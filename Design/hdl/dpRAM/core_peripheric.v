==> flow/design.v <==
module core_peripheric(clk, addr, d_in, d_out,  wr,  rd); 
  input clk;
  input [15:0]d_in;
  output reg [15:0]d_out;
  output reg [7:0]addr;  
  output reg rd;
  output reg wr;
reg [15:0] F_1, F_2, F_3, F_4, F_5, F_6;  
reg [3:0] estado;
 initial begin
  d_out = 0;
  addr = 0;
  rd = 0;
  wr = 0;
  estado = 0;
  F_1=0;
  F_2=0;
  F_3=0;
  F_4=0;
  F_5=0;
  F_6=0;
 end
always @(posedge clk) begin 
if (rd) begin
case (addr)	  
8'h00: F_1=d_in;
8'h02: F_2=d_in;
8'h04: F_3=d_in;
8'h06: F_4=d_in;
8'h08: F_5=d_in;
8'h0A: F_6=d_in;
default: F_1=F_1;
endcase
end
else F_1= F_1;
case(estado)
00: begin
  if (d_in==13)	estado =1;
  else estado=0;
end
01:  estado=2;
02:  estado=3;
03:  estado=4;
04:  estado=5;
05:  estado=6;
06:  estado=7;
07:  estado=8;
08:  estado=9;
09:  estado=10;
10:  estado=11;
11:  estado=12;
12:  estado=13;
13:  estado=13;
default: estado=0;
endcase
end
always @(*) begin 
case(estado)
00: begin addr=8'h0A; d_out=16'h0000;  wr=0;  rd=1; end  
01: begin addr=8'h00; d_out=16'h0000;  wr=0;  rd=1; end
02: begin addr=8'h02; d_out=16'h0000;  wr=0;  rd=1; end
03: begin addr=8'h04; d_out=16'h0000;  wr=0;  rd=1; end
04: begin addr=8'h06; d_out=16'h0000;  wr=0;  rd=1; end
05: begin addr=8'h08; d_out=16'h0000;  wr=0;  rd=1; end
06: begin addr=8'h0A; d_out=16'h0000;  wr=0;  rd=1; end
07: begin addr=8'h00; d_out=F_6;  wr=1;  rd=0; end  
08: begin addr=8'h02; d_out=F_5;  wr=1;  rd=0; end
09: begin addr=8'h04; d_out=F_4;  wr=1;  rd=0; end
10: begin addr=8'h06; d_out=F_3;  wr=1;  rd=0; end
11: begin addr=8'h08; d_out=F_2;  wr=1;  rd=0; end
12: begin addr=8'h0A; d_out=F_1;  wr=1;  rd=0; end
13: begin addr=8'h0A; d_out=16'h0000;  wr=0;  rd=0; end
default: begin addr=8'h00; d_out=16'h0000;  wr=0;  rd=0; end
endcase
end
endmodule
* Reports on core_peripheric
Tool output for the design above, in the order of the flow. Line numbers count from 1 in the design file above. Operators carry their Yosys type and port widths (W data, S select, Z words). Not given: --
Inputs: top module core_peripheric, clock port clk, standard-cell library sky130hd, timing corner tt_025C_1v80

* Elaborated design
Source: Yosys, flattened and elaborated, memories not mapped. Widths are those after wreduce. Registers that Yosys merges into a memory's read port (data or address) are not register bits. Print and check cells do not count. Equal cells are merged and count once.
Bit counts: register bits after elaboration 100, input port bits 17, output and inout port bits 26, cells after elaboration 48
Operators by class: equality and inequality tests 19, multiplexer cells 6, reductions and logical operators 16
Operator list (count):
- $pmux W16 S6 | 1
- $pmux W4 S13 | 1
- $eq A4 B4 Y1 const B | 8
- $eq A4 B3 Y1 const B | 6
- $pmux W4 S5 | 1
- $eq A16 B4 Y1 const B | 1
- $reduce_and A2 Y1 | 6
- $eq A4 B2 Y1 const B | 3
- $reduce_or A2 Y1 | 5
- $logic_not A8 Y1 | 1
- $reduce_or A7 Y1 | 1
- $reduce_or A6 Y1 | 1
- $eq A4 B1 Y1 const B | 1
- $logic_not A4 Y1 | 1
- $reduce_or A4 Y1 | 1
- $mux W1 | 3

* Depth
Yosys ltp: most cells in a row. Word level: on the elaborated netlist, between registers, memories and ports. Mapped: between sequential cells and ports; inverters and the memories' decode and read muxes count.
Depth: depth in word-level cells 5, ABC_AREA 0, gate-level depth with buffers 5, gate-level depth less buffers 3

* After synthesis
The flow's flattened synthesis, as Yosys stat reports it; memories are mapped. The netlist is that of the ABC_AREA named above (0 if unset); the other value can give another one.
Cell types:
- sky130_fd_sc_hd__edfxtp_1 | count 96, area in all 2.88E+03 sq um
- sky130_fd_sc_hd__mux2_2 | count 12, area in all 135.13 sq um
- sky130_fd_sc_hd__and4b_1 | count 8, area in all 80.077 sq um
- sky130_fd_sc_hd__dfxtp_1 | count 4, area in all 80.077 sq um
- sky130_fd_sc_hd__a22oi_1 | count 10, area in all 75.072 sq um
- sky130_fd_sc_hd__buf_2 | count 12, area in all 60.058 sq um
- sky130_fd_sc_hd__buf_4 | count 8, area in all 60.058 sq um
- sky130_fd_sc_hd__mux4_2 | count 2, area in all 45.043 sq um
- sky130_fd_sc_hd__nand3b_1 | count 6, area in all 45.043 sq um
- sky130_fd_sc_hd__a32oi_1 | count 5, area in all 43.792 sq um
- sky130_fd_sc_hd__mux2i_1 | count 4, area in all 40.038 sq um
- sky130_fd_sc_hd__nand3_1 | count 8, area in all 40.038 sq um
- sky130_fd_sc_hd__nor4bb_1 | count 4, area in all 40.038 sq um
- sky130_fd_sc_hd__nand2_1 | count 10, area in all 37.536 sq um
- sky130_fd_sc_hd__o21ai_0 | count 7, area in all 35.034 sq um
- sky130_fd_sc_hd__a222oi_1 | count 3, area in all 30.029 sq um
- sky130_fd_sc_hd__o211ai_1 | count 4, area in all 30.029 sq um
- sky130_fd_sc_hd__a211o_1 | count 3, area in all 26.275 sq um
Other cell types: 31; their cells: 64.
Mapped netlist: standard cells after synthesis 270, cell area after synthesis 4201.5 sq um, sequential area 2962.8 sq um, flip-flop cells 100, buffers 26

* Path before layout
Source: OpenSTA report_checks on the synthesized netlist (no wires, ideal clock, input and output delay 20% of the period each), path of least setup slack; recovery checks are left aside. Register names are those of the netlist, which keeps one name where synthesis merged equal registers.
Path after synthesis: kind register -> output, from reg estado[0], to out addr[3], period 3590 ps, external output delay 718 ps, launch time at the first pin 0 ps, data arrival time 2607 ps, data required time 2872 ps, path slack 265 ps, delay of the path 2607 ps, driving pins on the path 5, buffers on the path 2, synthesis period reached 3325 ps
"delay of the path" = arrival - input delay + setup time. A path that ends at an output port has no setup time. "driving pins on the path": output pins that drive a net of the path, with the launching flip-flop's if there is one; two outputs of one cell count as two. "synthesis period reached" is the clock period less the worst setup slack; recovery checks do not enter. This is arithmetic on one report: input and output delays are still those of the set period (20% each). Between the ends stands the longest chain of elaborated cells between them, by number of cells; it is not shown to be the way that was timed. Of several equally long chains one is given. Each line given opens the expression or statement behind the cell; cells for indexed reads and writes are added by Yosys, which also makes memories of some case tables. At most two assigning lines are given for a register; there are more.
On the way, after synthesis: cells stage by stage sky130_fd_sc_hd__dfxtp_1 -> sky130_fd_sc_hd__buf_6 -> sky130_fd_sc_hd__buf_2 -> sky130_fd_sc_hd__nor4_1 -> sky130_fd_sc_hd__a211o_1, cells in the longest elaborated chain 3, elaborated cells on any way between the ends 18, classes of those cells eq/ne (11); mux (1); reduce/logical (6)
Ends and longest elaborated chain, after synthesis:
- start, declared | line 9 | reg [3:0] estado;
- start, assigned | line 38 | if (d_in==13) estado =1;
- start, assigned | line 39 | else estado=0;
- $eq A4 B3 Y1 | line 58 | case(estado)
- $reduce_or A4 Y1
- $pmux W4 S5 | line 58
- end, declared | line 5 | output reg [7:0]addr;

* Worst path after layout
Path of least setup slack in the final report of run 1 (OpenROAD, finished layout, wires in). Where an end is a register, its clock arrival counts in the times. The path's times are printed in steps of 10 ps; the period is the one set.
Path post-layout: kind register -> output, from reg estado[0], to out d_out[2], period 6450 ps, external output delay 1290 ps, launch time at the first pin 370 ps, data arrival time 3030 ps, data required time 5160 ps, path slack 2130 ps, driving pins on the path 6, buffers on the path 2
Between the ends stands the longest chain of elaborated cells between them, by number of cells; it is not shown to be the way that was timed. Of several equally long chains one is given. At most two assigning lines are given for a register; there are more.
On the way, post-layout: cells stage by stage sky130_fd_sc_hd__dfxtp_1 -> sky130_fd_sc_hd__buf_4 -> sky130_fd_sc_hd__mux4_2 -> sky130_fd_sc_hd__a222oi_1 -> sky130_fd_sc_hd__inv_1 -> sky130_fd_sc_hd__clkdlybuf4s50_1, cells in the longest elaborated chain 2, elaborated cells on any way between the ends 7, classes of those cells eq/ne (6); mux (1)
Ends and longest elaborated chain, post-layout:
- start, declared | line 9 | reg [3:0] estado;
- start, assigned | line 38 | if (d_in==13) estado =1;
- start, assigned | line 39 | else estado=0;
- $eq A4 B4 Y1 | line 58 | case(estado)
- $pmux W16 S6 | line 58
- end, declared | line 4 | output reg [15:0]d_out;

## Implementation results

Flow measurements of core_peripheric on sky130hd: 2 stored runs with different settings, listed in no order. Input and output delays are each 20% of the period that was set; the output load is 0.01 pF.
"achieved clock period": clock period set for the run, less the worst setup slack. It is reckoned from that one timing run; input and output delays stay at 20% of the period that was set.
"time used up by the worst setup path": the worst setup path's part of the clock period (all of it between registers, 20% less for each end at a port) less its slack. A launch clock that arrives late makes it longer, a capture clock that arrives late makes it shorter.
"power" rests on the timing tool's default activity at the inputs, not on a simulated workload.
"time used up by the worst setup path" is known to 10 ps.

* Run 1 | settings: period_ns 6.45; CORE_UTILIZATION 44; SETUP_SLACK_MARGIN 1.45; PLACE_DENSITY_LB_ADDON 0.21; CORE_MARGIN 2; ABC_AREA 0; SLEW_MARGIN 40; MIN_ROUTING_LAYER met2; CAP_MARGIN 20 | results: final setup TNS 0 ps; setup slack of the critical path 2126 ps; time used up by the worst setup path 3030 ps; worst setup path kind register -> output; power 2197 µW; worst hold slack in the final report 706 ps; Yosys chip area after synthesis 4201.5 sq um; final design utilization 53.1 %; die outline area 10347.0 sq um; achieved clock period 4324 ps
* Run 2 | settings: period_ns 2.94; CORE_UTILIZATION 39; SETUP_SLACK_MARGIN -0.05; PLACE_DENSITY_LB_ADDON 0.02; CORE_MARGIN 4; TNS_END_PERCENT 85; CTS_CLUSTER_SIZE 61; SLEW_MARGIN 20; CAP_MARGIN 20 | results: final setup TNS 0 ps; setup slack of the critical path 45 ps; time used up by the worst setup path 2310 ps; worst setup path kind register -> output; power 4911 µW; worst hold slack in the final report 731 ps; Yosys chip area after synthesis 4201.5 sq um; final design utilization 48.4 %; die outline area 12498.1 sq um; achieved clock period 2895 ps
